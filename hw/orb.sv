==> flow/design.v <==
module fast #(
   parameter PIXEL_DEPTH = 8,
   parameter KERNEL_SIZE = 7,
   parameter PPC = 1
) (
   input bit clk,
   input bit rst_n,
   input logic [KERNEL_SIZE-1:0][KERNEL_SIZE-1 + (PPC-1): 0][PIXEL_DEPTH-1:0] in_data,
   output logic [PIXEL_DEPTH-1+5:0] out_pixel
);
localparam LENGTH = 16;
localparam N = 9;  
logic [PIXEL_DEPTH - 1: 0] pixel_circle[LENGTH];
logic [PIXEL_DEPTH - 1: 0] pixel_diff[LENGTH];
logic [PIXEL_DEPTH - 1 + 5: 0] pixel_score;
logic [LENGTH - 1: 0] brighter;
logic [2* LENGTH - 1: 0] brighter_brighter;  
logic [LENGTH - 1: 0] bright_bitmask;
logic [LENGTH - 1: 0] darker;
logic [2* LENGTH - 1: 0] darker_darker;  
logic [LENGTH - 1: 0] dark_bitmask;
logic is_corner;
wire [PIXEL_DEPTH-1:0] center_pixel = in_data[3][3];
always_comb begin
   pixel_circle[0] = in_data[0][3];
   pixel_circle[1] = in_data[0][4];
   pixel_circle[2] = in_data[1][5];
   pixel_circle[3] = in_data[2][6];
   pixel_circle[4] = in_data[3][6];
   pixel_circle[5] = in_data[4][6];
   pixel_circle[6] = in_data[5][5];
   pixel_circle[7] = in_data[6][4];
   pixel_circle[8] = in_data[6][3];
   pixel_circle[9] = in_data[6][2];
   pixel_circle[10] = in_data[5][1];
   pixel_circle[11] = in_data[4][0];
   pixel_circle[12] = in_data[3][0];
   pixel_circle[13] = in_data[2][0];
   pixel_circle[14] = in_data[1][1];
   pixel_circle[15] = in_data[0][2];
end
always_comb begin
   pixel_score = 0;
   for(int i = 0; i < LENGTH; i++) begin
      brighter[i] = center_pixel > pixel_circle[i];
      darker[i] = center_pixel <= pixel_circle[i];
      pixel_diff[i] = (center_pixel > pixel_circle[i]) ? 
         (center_pixel - pixel_circle[i]) : (pixel_circle[i] - center_pixel);
      pixel_score += pixel_diff[i];
   end
end
assign brighter_brighter = {brighter, brighter};
assign darker_darker = {darker, darker};
always_comb begin
   for(int i = 0; i < LENGTH; i++) begin
      bright_bitmask[i] = &brighter_brighter[i +: N];
      dark_bitmask[i] = &darker_darker[i +: N];
   end
   is_corner = (|bright_bitmask) | (|dark_bitmask);
end
always_ff @(posedge clk) begin
   if(~rst_n) begin
      out_pixel <= '0;
   end else begin
      out_pixel <= is_corner ? pixel_score : '0;
   end
end
endmodule
## Reports on fast

Tool output for the design above, in the order of the flow.
Lines are those of the file above, counted from 1.
Operators carry their Yosys type and port widths (W data, S select, Z words).
Not given: n/a

| set-up | value |
|---|---|
| top | fast |
| clock | clk |
| cell library | sky130hd |
| library corner | tt_025C_1v80 |

## Elaborated design

Counts by Yosys on the flattened word-level netlist (proc, flatten, opt, wreduce). Print and check cells are left out. Cells with the same type and inputs are merged into one.

| bit counts | value |
|---|---|
| register bits | 13 |
| bits in latches | 0 |
| RAM bits | 0 |
| bits in read-only memories | 0 |
| word width x clocked read ports | 0 |
| memories kept | 0 |
| input bits | 394 |
| output and inout port bits | 13 |
| elaborated cells | 132 |

| operators by class | value |
|---|---|
| add/sub/neg operators | 47 |
| multiply operators | 0 |
| divide/modulo/power cells | 0 |
| order comparisons | 32 |
| equal/unequal tests | 0 |
| shift-type cells | 0 |
| multiplexer cells | 16 |
| bitwise logic cells | 1 |
| reduce/logical cells | 35 |

Operator list:

| kind | count |
|---|---|
| $reduce_and A9 Y1 | 32 |
| $sub A8 B8 Y8 | 32 |
| $add A13 B8 Y13 | 10 |
| $gt A8 B8 Y1 | 16 |
| $le A8 B8 Y1 | 16 |
| $mux W8 | 16 |
| $reduce_or A16 Y1 | 2 |
| $add A12 B8 Y13 | 1 |
| $add A11 B8 Y12 | 1 |
| $add A10 B8 Y11 | 1 |
| $add A9 B8 Y10 | 1 |
| $add A8 B8 Y9 | 1 |
| $reduce_and A2 Y1 | 1 |
| $or A1 B1 Y1 | 1 |

## Logic depth

Depth = most cells in a row (Yosys ltp): at word level without a register or memory, in the mapped netlist without a sequential cell, where the memories' decode and read muxes count.

| depth | value |
|---|---|
| depth in word-level cells | 17 |
| ABC_AREA | 0 |
| gate-level depth with buffers | 33 |
| mapped depth without buffers | 31 |

## Mapped cells and area

Source: synth_stat.txt of the flow (Yosys; design flattened, memories mapped). It holds for the ABC_AREA given above (unset counts as 0); a run with the other value may have another netlist.
The area totals of this step are shown rounded.

Cell types:

| cell type | count | total area (µm²) |
|---|---|---|
| sky130_fd_sc_hd__ha_1 | 261 | 3.27E+03 |
| sky130_fd_sc_hd__fa_1 | 140 | 2.8E+03 |
| sky130_fd_sc_hd__inv_1 | 311 | 1167.37 |
| sky130_fd_sc_hd__mux2i_1 | 66 | 660.634 |
| sky130_fd_sc_hd__xnor2_1 | 60 | 525.504 |
| sky130_fd_sc_hd__a21oi_1 | 102 | 510.49 |
| sky130_fd_sc_hd__nand2_1 | 94 | 352.838 |
| sky130_fd_sc_hd__xor2_1 | 39 | 341.578 |
| sky130_fd_sc_hd__o21ai_0 | 68 | 340.326 |
| sky130_fd_sc_hd__mux2_2 | 29 | 326.563 |
| sky130_fd_sc_hd__a21o_1 | 35 | 262.752 |
| sky130_fd_sc_hd__dfxtp_1 | 13 | 260.25 |
| sky130_fd_sc_hd__nand4_1 | 30 | 187.68 |
| sky130_fd_sc_hd__nor2_1 | 48 | 180.173 |
| sky130_fd_sc_hd__and2_1 | 24 | 150.144 |
| sky130_fd_sc_hd__a211oi_1 | 18 | 135.13 |
| sky130_fd_sc_hd__nor2b_1 | 20 | 125.12 |
| sky130_fd_sc_hd__a221oi_1 | 14 | 122.618 |

Not listed: further types 45, cells in them 206.

| synthesis totals | value |
|---|---|
| cells in the netlist | 1578 |
| synthesis area | 13200 µm² |
| sequential part of the area | 260 µm² |
| mapped flip-flops | 13 |
| buffer cells | 34 |

## Timing after synthesis

Path of least setup slack by OpenSTA after synthesis, without wires, with an ideal clock, recovery checks aside; 20% of the period is set as input and as output delay. Where synthesis merged equal registers, the netlist keeps one of their names.

| timing post-synthesis | value |
|---|---|
| path kind | input port to flip-flop |
| from | in in_data |
| to | reg out_pixel[11] |
| period | 9920 ps |
| external input delay | 1984 ps |
| library setup time | 115 ps |
| time at the first pin | 1984 ps |
| data arrival time | 10118 ps |
| data required time | 9805 ps |
| path slack | -313 ps |
| delay of the path | 8249 ps |
| driving pins on the path | 28 |
| buffers on the path | 1 |
| synthesis period reached | 10233 ps |

"delay of the path" is the arrival time less input delay plus setup time.
"driving pins on the path" counts driving pins, that of a launching flip-flop among them; a cell with two outputs on the path counts twice.
"synthesis period reached" is the clock period less the worst setup slack; recovery checks do not enter. This is arithmetic on one report: input and output delays are still those of the set period (20% each).
An end named without its bit number is one bit of that signal or, where synthesis recoded a state register, one of its new flip-flops.
Between the ends stands the longest chain of elaborated cells between them, by number of cells; it is not shown to be the way that was timed. Of several equally long chains one is given.
Each line given opens the expression or statement behind the cell; cells for indexed reads and writes are added by Yosys, which also makes memories of some case tables.

| between the ends, post-synthesis | value |
|---|---|
| cell sequence | sky130_fd_sc_hd__inv_1 > sky130_fd_sc_hd__fa_1 > sky130_fd_sc_hd__nand3b_1 > sky130_fd_sc_hd__a21oi_1 > sky130_fd_sc_hd__o31ai_1 > sky130_fd_sc_hd__clkbuf_1 > sky130_fd_sc_hd__nand2_1 > sky130_fd_sc_hd__a31oi_1 > sky130_fd_sc_hd__o21ai_0 > sky130_fd_sc_hd__xnor2_1 > sky130_fd_sc_hd__fa_1 > sky130_fd_sc_hd__inv_1 > sky130_fd_sc_hd__fa_1 > sky130_fd_sc_hd__fa_1 > sky130_fd_sc_hd__fa_1 > sky130_fd_sc_hd__fa_1 > sky130_fd_sc_hd__inv_1 > sky130_fd_sc_hd__fa_1 > sky130_fd_sc_hd__inv_1 > sky130_fd_sc_hd__ha_1 > sky130_fd_sc_hd__a21o_1 > sky130_fd_sc_hd__a21oi_1 > sky130_fd_sc_hd__nor2b_1 > sky130_fd_sc_hd__o21a_1 > sky130_fd_sc_hd__o41ai_1 > sky130_fd_sc_hd__o21ai_0 > sky130_fd_sc_hd__xor2_1 > sky130_fd_sc_hd__and2_1 |
| length of the longest elaborated chain | 17 |
| elaborated cells on any way between the ends | 131 |
| classes of those cells | add/sub: 47; compare: 32; mux: 16; logic: 1; reduce/logical: 35 |

RTL lines, path post-synthesis:

| what | line | RTL |
|---|---|---|
| start: declaration | 8 | `input logic [KERNEL_SIZE-1:0][KERNEL_SIZE-1 + (PPC-1): 0][PIXEL_DEPTH-1:0] in_data,` |
| $gt A8 B8 Y1 | 47 | `pixel_diff[i] = (center_pixel > pixel_circle[i]) ?` |
| $mux W8 | 47 |  |
| $add A8 B8 Y9 | 49 |  |
| $add A9 B8 Y10 | 49 |  |
| $add A10 B8 Y11 | 49 |  |
| $add A11 B8 Y12 | 49 |  |
| $add A12 B8 Y13 | 49 |  |
| $add A13 B8 Y13 (10 in a row) | 49 |  |
| end: assignment | 63 | `out_pixel <= '0;` |
| end: assignment | 65 |  |
| end: declaration | 9 | `output logic [PIXEL_DEPTH-1+5:0] out_pixel` |

## Path in the finished layout

From the final timing report of run A: the path of least setup slack in the routed layout; clock arrival at registers is part of the times.
The report prints the path's times to 10 ps; the period is as set.

| timing after layout | value |
|---|---|
| path kind | input port to flip-flop |
| from | in in_data |
| to | reg out_pixel[11] |
| period | 7150 ps |
| external input delay | 1430 ps |
| library setup time | 110 ps |
| time at the first pin | 1430 ps |
| data arrival time | 8530 ps |
| data required time | 7280 ps |
| path slack | -1250 ps |
| driving pins on the path | 29 |
| buffers on the path | 3 |

An end named without its bit number is one bit of that signal or, where synthesis recoded a state register, one of its new flip-flops.
Between the ends stands the longest chain of elaborated cells between them, by number of cells; it is not shown to be the way that was timed. Of several equally long chains one is given.

| between the ends, after layout | value |
|---|---|
| cell sequence | sky130_fd_sc_hd__dlygate4sd2_1 > sky130_fd_sc_hd__ha_2 > sky130_fd_sc_hd__fa_2 > sky130_fd_sc_hd__nand3b_1 > sky130_fd_sc_hd__a21oi_1 > sky130_fd_sc_hd__o22a_2 > sky130_fd_sc_hd__buf_4 > sky130_fd_sc_hd__buf_6 > sky130_fd_sc_hd__mux2i_2 > sky130_fd_sc_hd__o211ai_1 > sky130_fd_sc_hd__o21ba_2 > sky130_fd_sc_hd__o31ai_1 > sky130_fd_sc_hd__xnor2_1 > sky130_fd_sc_hd__fa_2 > sky130_fd_sc_hd__fa_1 > sky130_fd_sc_hd__inv_1 > sky130_fd_sc_hd__fa_2 > sky130_fd_sc_hd__fa_1 > sky130_fd_sc_hd__fa_1 > sky130_fd_sc_hd__inv_1 > sky130_fd_sc_hd__fa_1 > sky130_fd_sc_hd__inv_1 > sky130_fd_sc_hd__ha_4 > sky130_fd_sc_hd__nor3_4 > sky130_fd_sc_hd__nor2_2 > sky130_fd_sc_hd__o41ai_2 > sky130_fd_sc_hd__o21ai_1 > sky130_fd_sc_hd__xor2_1 > sky130_fd_sc_hd__and2_1 |
| length of the longest elaborated chain | 14 |
| elaborated cells on any way between the ends | 39 |
| classes of those cells | add/sub: 14; compare: 2; mux: 1; logic: 1; reduce/logical: 21 |

RTL lines, path after layout:

| what | line | RTL |
|---|---|---|
| start: declaration | 8 | `input logic [KERNEL_SIZE-1:0][KERNEL_SIZE-1 + (PPC-1): 0][PIXEL_DEPTH-1:0] in_data,` |
| $sub A8 B8 Y8 | 48 | `(center_pixel - pixel_circle[i]) : (pixel_circle[i] - center_pixel);` |
| $mux W8 | 47 | `pixel_diff[i] = (center_pixel > pixel_circle[i]) ?` |
| $add A11 B8 Y12 | 49 |  |
| $add A12 B8 Y13 | 49 |  |
| $add A13 B8 Y13 (10 in a row) | 49 |  |
| end: assignment | 63 | `out_pixel <= '0;` |
| end: assignment | 65 |  |
| end: declaration | 9 | `output logic [PIXEL_DEPTH-1+5:0] out_pixel` |

# Flow runs of fast

Measured data: module fast, platform sky130hd, 2 stored runs of the flow under differing settings, order arbitrary. Input and output delays are each 20% of the period that was set; the output load is 0.01 pF.
"clock period achieved" is the run's clock period less its worst setup slack. It is reckoned from that one timing run; input and output delays stay at 20% of the period that was set.
"worst setup path time" is the time allowed to the run's worst setup path (the clock period less input and output delay, where it has them) less its slack. Clock arrival times count: a late capture clock shortens it, a late launch clock lengthens it.
"worst setup path time" is given in steps of 10 ps.
Measured values are rounded.
A setting shown as . is not set for that run.

| run | period_ns | CORE_UTILIZATION | PLACE_DENSITY_LB_ADDON | CORE_ASPECT_RATIO | CELL_PAD_IN_SITES_DETAIL_PLACEMENT | CTS_CLUSTER_DIAMETER | CAP_MARGIN | SLEW_MARGIN | MIN_ROUTING_LAYER | MAX_ROUTING_LAYER | CORE_MARGIN | Yosys chip area after synthesis (µm²) | lowest setup slack (ps) | final worst hold slack (ps) | worst setup path time (ps) | worst setup path type | die area (µm²) | clock period achieved (ps) | utilization after routing (%) |
|---|---|---|---|---|---|---|---|---|---|---|---|---|---|---|---|---|---|---|---|
| run A | 7.15 | 25 | 0.1 | 0.65 | 0 | 323 | 35 | 15 | met2 | met5 | 2 | 13200 | -1250 | 2240 | 6970 | input port to flip-flop | 54600 | 8402 | 42.1 |
| run B | 13.0 | 40 | . | . | . | . | 20 | 20 | . | . | 2 | 13200 | 1530 | 3290 | 8870 | input port to flip-flop | 34400 | 11475 | 47.5 |
