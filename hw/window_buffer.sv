==> flow/design.v <==
module shift_register #(
   parameter DATA_WIDTH = 8,
   parameter SIZE = 8
) (
   input bit clk,
   input bit rst_n,
   input logic shift_en,
   input logic [DATA_WIDTH-1:0] in_data,
   output logic [SIZE-1: 0][DATA_WIDTH-1:0] data,
   output logic [DATA_WIDTH-1:0] out_data
);
always_ff @(posedge clk) begin
   if(~rst_n) begin
      data <= '0;
      out_data <= '0;
   end else begin
      if(shift_en) begin
         data <= {data[SIZE-2:0], in_data};
         out_data <= data[SIZE-1];
      end
   end
end
endmodule
module window_buffer #(
   parameter PIXEL_DEPTH = 8,
   parameter WIDTH = 8,
   parameter NUM_LINES = 1
) (
   input bit clk,
   input bit rst_n,
   input logic [PIXEL_DEPTH-1:0] in_pixel,
   output logic [NUM_LINES-1:0][WIDTH-1: 0][PIXEL_DEPTH-1:0] data,
   output logic [PIXEL_DEPTH-1:0] out_pixel
);
logic [PIXEL_DEPTH-1:0] out_data[NUM_LINES];
logic [PIXEL_DEPTH-1:0] in_data[NUM_LINES];
assign in_data[0] = in_pixel;
assign out_pixel = out_data[NUM_LINES-1];
always_comb begin
   for(int i = 1; i < NUM_LINES; i++) begin
      in_data[i] = out_data[i-1];
   end
end
generate 
for(genvar i = 0; i < NUM_LINES; i++) begin
   shift_register #(.DATA_WIDTH(PIXEL_DEPTH), .SIZE(WIDTH)) line_i (
      .clk,
      .rst_n,
      .shift_en(1'b1),
      .data(data[i]),
      .in_data(in_data[i]),
      .out_data(out_data[i])
   );
end
endgenerate
endmodule
Step by step through the tools: window_buffer
Tool output for the design above, in the order of the flow.
Lines are those of the file above, counted from 1.
Library cell names are shortened.
{ "setup": {"top": "window_buffer", "clock": "clk", "cell_library": "sky130hd", "pvt_corner": "tt_025C_1v80"} }

Word level
Counts by Yosys on the flattened word-level netlist (proc, flatten, opt, wreduce). Print and check cells are left out. Cells with the same type and inputs are merged into one.
{ "word_totals": {"wordCells": 2, "inputBits": 10, "regBits": 72} }

Depth
Depth = most cells in a row (Yosys ltp): at word level without a register or memory, in the mapped netlist without a sequential cell, where the memories' decode and read muxes count.
{ "depth": {"depth_word": 0, "abc_area": 0, "mapped_depth": 2, "depth_no_buf": 1} }

After synthesis
Yosys stat after the flow's synthesis: flattened, memories mapped to cells. It holds for the ABC_AREA given above (unset counts as 0); a run with the other value may have another netlist.
{ "types": {"columns": ["type", "n", "area_total_um2"], "rows": [
  ["dfxtp_1", 72, 1.44E+03],
  ["and2_2", 72, 540.518],
  ["clkbuf_2", 7, 35.034]
]} }
{ "mapped": {"ffs": 72, "sequential_area_mm2": 0.0014414, "yosys_area_mm2": 0.0020169, "stdcells": 151, "buffers": 7} }
By module: a second synthesis without flattening, with its own total; a netlist apart from the flattened one above.
{ "hier_totals": {"cells_unflattened": 233, "hier_area_mm2": 0.0027639} }
Each row is one instance without its submodules.
{ "modules": {"columns": ["module", "instances", "cells", "mod_seq_area_mm2", "mod_area_mm2"], "rows": [
  ["shift_register", 1, 232, 0.0014414, 0.0027601],
  ["window_buffer", 1, 1, 0, 0.0000038]
]} }

Timing after synthesis
OpenSTA on the mapped netlist: ideal clock, no wires. The path of least setup slack (recovery checks aside). Input and output delay are each 20% of the period. Register names are those of the netlist, which keeps one name where synthesis merged equal registers.
{ "synth_path": {"path_kind": "register -> register", "from": "register genblk1[0].line_i.data", "to": "register genblk1[0].line_i.data", "t_first_pin_ns": 0.000, "path_slack_ns": 0.101, "period_ns": 0.711, "stages": 2, "n_path_buf": 0, "path_delay_ns": 0.610, "setup_ns": 0.116, "t_arrival_ns": 0.494, "synth_period_reached_ns": 0.61} }
"path_delay_ns" = arrival - input delay + setup time.
"stages" counts driving pins, that of a launching flip-flop among them; a cell with two outputs on the path counts twice.
"synth_period_reached_ns" is the clock period less the worst setup slack; recovery checks do not enter. This is arithmetic on one report: input and output delays are still those of the set period (20% each).
Where an end lacks its bit number, it is one bit of the signal, or one of the new flip-flops if synthesis recoded a state register.
{ "synth_via": {"path_cell_list": "dfxtp_1 > and2_2", "elab_chain_cells": 0} }
{ "synth_rtl": {"columns": ["item", "line", "text"], "rows": [
  ["start: declaration", 9, "output logic [SIZE-1: 0][DATA_WIDTH-1:0] data,"],
  ["start: assignment", 14, "data <= '0;"],
  ["start: assignment", 18, "data <= {data[SIZE-2:0], in_data};"],
  ["end: assignment", 14, null],
  ["end: assignment", 18, null],
  ["end: declaration", 9, null]
]} }

Worst path after layout
From the final timing report of run 2: the path of least setup slack in the routed layout; clock arrival at registers is part of the times.
{ "layout_path": {"path_kind": "register -> output", "from": "register genblk1[0].line_i.data", "to": "output data", "n_path_buf": 1, "output_delay_ns": 0.09, "t_first_pin_ns": 0.33, "t_arrival_ns": 0.78, "stages": 2, "period_ns": 0.473, "path_slack_ns": -0.40} }
Where an end lacks its bit number, it is one bit of the signal, or one of the new flip-flops if synthesis recoded a state register.
{ "layout_via": {"path_cell_list": "dfxtp_2 > buf_6", "elab_chain_cells": 0} }
{ "layout_rtl": {"columns": ["item", "line", "text"], "rows": [
  ["start: declaration", 9, "output logic [SIZE-1: 0][DATA_WIDTH-1:0] data,"],
  ["start: assignment", 14, "data <= '0;"],
  ["start: assignment", 18, "data <= {data[SIZE-2:0], in_data};"],
  ["end: declaration", 32, "output logic [NUM_LINES-1:0][WIDTH-1: 0][PIXEL_DEPTH-1:0] data,"]
]} }

==> runs of window_buffer <==
Stored flow runs of window_buffer (2 of them; Yosys, OpenROAD, sky130hd). They differ in their settings and are not a sequence. Constraints: input delay and output delay 20% of the set period each, output load 0.01 pF.
"period_less_ws_ns" means the clock period less the worst setup slack. The figure is calculated, with input and output delays left at 20% of the set period.
"timing.worst_path_ns" means the part of the period allowed to the worst setup path (the constraints hold back 20% at inputs and 20% at outputs) less its slack; where the path has registers, the arrival times of their clocks count too.
"design_power_mw" is the tool's figure for a default switching activity; nothing was simulated.

Run 1
==> flow/run.sh <==
#!/bin/bash
# the make line also repeats the synthesis and layout settings of config.mk as NAME=value (left out here)
make -C /OpenROAD-flow-scripts/flow DESIGN_CONFIG=/design/flow/config.mk WORK_HOME=/design/flow/orfs CLKGATE_MAP_FILE= finish
==> flow/config.mk <==
export PLATFORM = sky130hd
export DESIGN_NAME = window_buffer
export DESIGN_NICKNAME = window_buffer
export VERILOG_FILES = /design/flow/design.v
export SDC_FILE = /design/flow/constraint.sdc
export NUM_CORES = 4
export LEC_CHECK = 0
export ABC_AREA = 0
export CAP_MARGIN = 20
export CELL_PAD_IN_SITES_DETAIL_PLACEMENT = 2
export CORE_MARGIN = 2
export CORE_UTILIZATION = 40
export MIN_ROUTING_LAYER = met1
export PLACE_DENSITY_LB_ADDON = 0.16
export SETUP_SLACK_MARGIN = 0.13
export SLEW_MARGIN = 20
==> flow/constraint.sdc <==
create_clock -name core_clock -period 0.612 [get_ports {clk}]
set_input_delay 0.1224 -clock core_clock [delete_from_list [all_inputs] [get_ports {clk}]]
set_output_delay 0.1224 -clock core_clock [all_outputs]
set_load 0.01 [all_outputs]

==> results of run 1, as JSON <==
{
  "outcome": "no results, placement failed with DPL-0033"
}

Run 2
==> flow/run.sh <==
#!/bin/bash
# the make line also repeats the synthesis and layout settings of config.mk as NAME=value (left out here)
make -C /OpenROAD-flow-scripts/flow DESIGN_CONFIG=/design/flow/config.mk WORK_HOME=/design/flow/orfs CLKGATE_MAP_FILE= finish
==> flow/config.mk <==
export PLATFORM = sky130hd
export DESIGN_NAME = window_buffer
export DESIGN_NICKNAME = window_buffer
export VERILOG_FILES = /design/flow/design.v
export SDC_FILE = /design/flow/constraint.sdc
export NUM_CORES = 4
export LEC_CHECK = 0
export ABC_AREA = 0
export CAP_MARGIN = 10
export CORE_MARGIN = 2
export CORE_UTILIZATION = 40
export CTS_CLUSTER_DIAMETER = 283
export PLACE_DENSITY = 0.76
export SETUP_SLACK_MARGIN = -0.02
export SLEW_MARGIN = 5
==> flow/constraint.sdc <==
create_clock -name core_clock -period 0.473 [get_ports {clk}]
set_input_delay 0.0946 -clock core_clock [delete_from_list [all_inputs] [get_ports {clk}]]
set_output_delay 0.0946 -clock core_clock [all_outputs]
set_load 0.01 [all_outputs]

==> results of run 2, as JSON <==
{
  "stdcell_area_mm2": 0.0034496,
  "period_less_ws_ns": 0.876,
  "util_pct": 72.1,
  "final_die_area_mm2": 0.0056265,
  "design_power_mw": 11.549,
  "tns_ns": -33.613,
  "timing.worst_path_ns": 0.78,
  "path_kind": "register -> output",
  "synth_area_mm2": 0.0020169,
  "final_hold_ws_ns": 0.120,
  "setup_worst_slack_ns": -0.403
}
